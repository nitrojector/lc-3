==> flow/design.v <==
module RegFile(
	input [2:0] SR1,
	input [2:0] SR2,
	input [2:0] DR,
	output [15:0] R1,
	output [15:0] R2,
	input [15:0] BUS,
	input clk,
	input ldReg,
	input rst,
	input [2:0] regSelExt,
	output [15:0] regOutExt);
	wire [127:0] qAgg;
	wire [7:0] wEnSigs;
	decode328 wSelDec(
		.in (DR),
		.out (wEnSigs));
	genvar i;
	generate
		for (i = 0; i < 8; i = i + 1) begin : regFileRegs
			reg16b regs (BUS, ldReg & wEnSigs[i], rst, clk, qAgg[16*(i+1)-1:16*i]);
		end
	endgenerate
	mux128to16 out1 (
		.in (qAgg),
		.sel (SR1),
		.out (R1));
	mux128to16 out2 (
		.in (qAgg),
		.sel (SR2),
		.out (R2));
	mux128to16 outExt (
		.in (qAgg),
		.sel (regSelExt),
		.out (regOutExt));
endmodule
module decode328(
	input [2:0] in,
	output reg [7:0] out);
	always @ (in) begin
		case (in)
			3'b000:
				out <= 8'b00000001;
			3'b001:
				out <= 8'b00000010;
			3'b010:
				out <= 8'b00000100;
			3'b011:
				out <= 8'b00001000;
			3'b100:
				out <= 8'b00010000;
			3'b101:
				out <= 8'b00100000;
			3'b110:
				out <= 8'b01000000;
			3'b111:
				out <= 8'b10000000;
		endcase
	end
endmodule
module mux128to16(
	input [127:0] in,
	input [2:0] sel,
	output reg [15:0] out);
	always @ (sel or in) begin
		case (sel)
			3'b000:
				out <= in[15:0];
			3'b001:
				out <= in[31:16];
			3'b010:
				out <= in[47:32];
			3'b011:
				out <= in[63:48];
			3'b100:
				out <= in[79:64];
			3'b101:
				out <= in[95:80];
			3'b110:
				out <= in[111:96];
			3'b111:
				out <= in[127:112];
		endcase
	end
endmodule
module reg16b(
	input [15:0] D,
	input en,
	input rst,
	input clk,
	output reg [15:0] Q);
	always @(negedge clk) begin
		if (rst)
			Q <= 16'h0000;
		else if (en)
			Q <= D;
	end
endmodule
* Step by step through the tools: RegFile
Tool output for the design above, in the order of the flow. Lines are those of the file above, counted from 1. Library cell names are shortened. Not given: n/a
Design: top module RegFile, clock input clk, standard-cell library sky130hd, library corner tt_025C_1v80

* Word-level counts
Yosys after proc, flatten, opt, wreduce and memory -nomap, before mapping. Enables and synchronous resets that opt folds into registers are not counted as muxes. Memory bits, and registers merged into a memory's read port (data or address), are not among the register bits. Print and check cells are not counted. Equal cells are merged and count once. Memory sizes are those after Yosys's memory passes, which may raise the word count (mostly to a power of two), join words into wider ones and drop unused or constant bits.
Bit counts: bits in writable memories 0, bits in latches 0, bits in registers 128, bits of input ports 31, word width x clocked read ports 0, memories kept 1, ROM bits 64, word-level cells 44
Cells by class: $lt $le $gt $ge 0, equal/unequal tests 21, reduce/logical cells 3, $mul 0, div/mod/pow operators 0, bitwise operators 8, shifts and indexed selects 0, mux-type cells 3, $add $sub $neg 0
Memories:
- (name not given) | depth 8, width 8, read ports 1, write ports 0, RTL line 41 | case (in)
Operators by type and width (number):
- parallel mux 16 bit (select 8 bit) | 3
- == test 3 bit (second input constant) | 12
- == test 3 x 2 -> 1 bit (second input constant) | 6
- == test 3 x 1 -> 1 bit (second input constant) | 3
- logical NOT 3 bit | 3
- bitwise AND 1 bit | 8

* Depth
Yosys ltp: most cells in a row. Word level: on the elaborated netlist, between registers, memories and ports. Mapped: between sequential cells and ports; inverters and the memories' decode and read muxes count.
Logic depth: depth in word-level cells 2, ABC_AREA 0, gate-level depth with buffers 7, mapped depth without buffers 4

* Netlist
Yosys stat after the flow's synthesis: flattened, memories mapped to cells. It holds for the ABC_AREA given above (unset counts as 0); a run with the other value may have another netlist.
Cell types (number):
- dfxtp_1 | 128
- nand2_1 | 276
- a21oi_1 | 146
- a221oi_1 | 69
- mux2i_1 | 45
- nor2_1 | 95
- a22o_1 | 38
- mux2_2 | 28
- buf_2 | 44
- mux4_2 | 8
- clkbuf_1 | 38
- buf_6 | 10
- mux2_4 | 7
- inv_1 | 20
- nand2b_1 | 9
- nor2b_1 | 9
- a211o_1 | 6
- a221oi_2 | 3
Other cell types: 25; their cells: 50.
Mapped netlist: mapped flip-flops 128, cell count 1029, buffers 99, sequential area 2562.5 um^2, cell area after synthesis 7817.5 um^2
The figures by module come from a second, unflattened synthesis with its own total; it is not the netlist above.
Unflattened totals: cell total of the unflattened synthesis 971, area (unflattened synthesis) 8134.1 um^2
Rows give one instance, submodules left out.
By module:
- reg16b | cells 53, area 584.3 um^2, times used 8
- mux128to16 | cells 177, area 1114.8 um^2, times used 3
- decode328 | cells 8, area 65.1 um^2, times used 1
- RegFile | cells 8, area 50.0 um^2, times used 1

Subject: RegFile on sky130hd, stored results

Hello all,

Measured results for RegFile: 2 stored runs of the Yosys and OpenROAD flow on sky130hd. The settings differ; the order carries no meaning. The constraints put input and output delay at 20% of the set period each and load the outputs with 0.01 pF.
"overall power": no workload was simulated; the value follows from the tool's default switching activity.

[job 1] flow files
==> flow/run.sh <==
#!/bin/bash
# the make line also repeats the synthesis and layout settings of config.mk as NAME=value (left out here)
make -C /OpenROAD-flow-scripts/flow DESIGN_CONFIG=/design/flow/config.mk WORK_HOME=/design/flow/orfs CLKGATE_MAP_FILE= finish
==> flow/config.mk <==
export PLATFORM = sky130hd
export DESIGN_NAME = RegFile
export DESIGN_NICKNAME = RegFile
export VERILOG_FILES = /design/flow/design.v
export SDC_FILE = /design/flow/constraint.sdc
export NUM_CORES = 4
export LEC_CHECK = 0
export CAP_MARGIN = 20
export CORE_MARGIN = 2
export CORE_UTILIZATION = 40
export SLEW_MARGIN = 20
==> flow/constraint.sdc <==
create_clock -name core_clock -period 5.53 [get_ports {clk}]
set_input_delay 1.1060 -clock core_clock [delete_from_list [all_inputs] [get_ports {clk}]]
set_output_delay 1.1060 -clock core_clock [all_outputs]
set_load 0.01 [all_outputs]

[job 1] result: overall power 2953 µW; cell area after synthesis 7817.5 um^2; setup slack of the worst path -0.143 ns; area of the standard cells in the finished layout 10381.2 um^2; total negative slack -0.915 ns; overall die area 20678.4 um^2

[job 2] flow files
==> flow/run.sh <==
#!/bin/bash
# the make line also repeats the synthesis and layout settings of config.mk as NAME=value (left out here)
make -C /OpenROAD-flow-scripts/flow DESIGN_CONFIG=/design/flow/config.mk WORK_HOME=/design/flow/orfs CLKGATE_MAP_FILE= finish
==> flow/config.mk <==
export PLATFORM = sky130hd
export DESIGN_NAME = RegFile
export DESIGN_NICKNAME = RegFile
export VERILOG_FILES = /design/flow/design.v
export SDC_FILE = /design/flow/constraint.sdc
export NUM_CORES = 4
export LEC_CHECK = 0
export CAP_MARGIN = 20
export CORE_MARGIN = 2
export CORE_UTILIZATION = 44
export GPL_ROUTABILITY_DRIVEN = 0
export GPL_TIMING_DRIVEN = 0
export MAX_ROUTING_LAYER = met4
export MIN_ROUTING_LAYER = met1
export PLACE_DENSITY_LB_ADDON = 0.13
export SLEW_MARGIN = 20
==> flow/constraint.sdc <==
create_clock -name core_clock -period 4.32 [get_ports {clk}]
set_input_delay 0.8640 -clock core_clock [delete_from_list [all_inputs] [get_ports {clk}]]
set_output_delay 0.8640 -clock core_clock [all_outputs]
set_load 0.01 [all_outputs]

[job 2] result: overall power 3720 µW; cell area after synthesis 7817.5 um^2; setup slack of the worst path -0.495 ns; area of the standard cells in the finished layout 10221.1 um^2; total negative slack -18.287 ns; overall die area 18849.9 um^2

Thanks
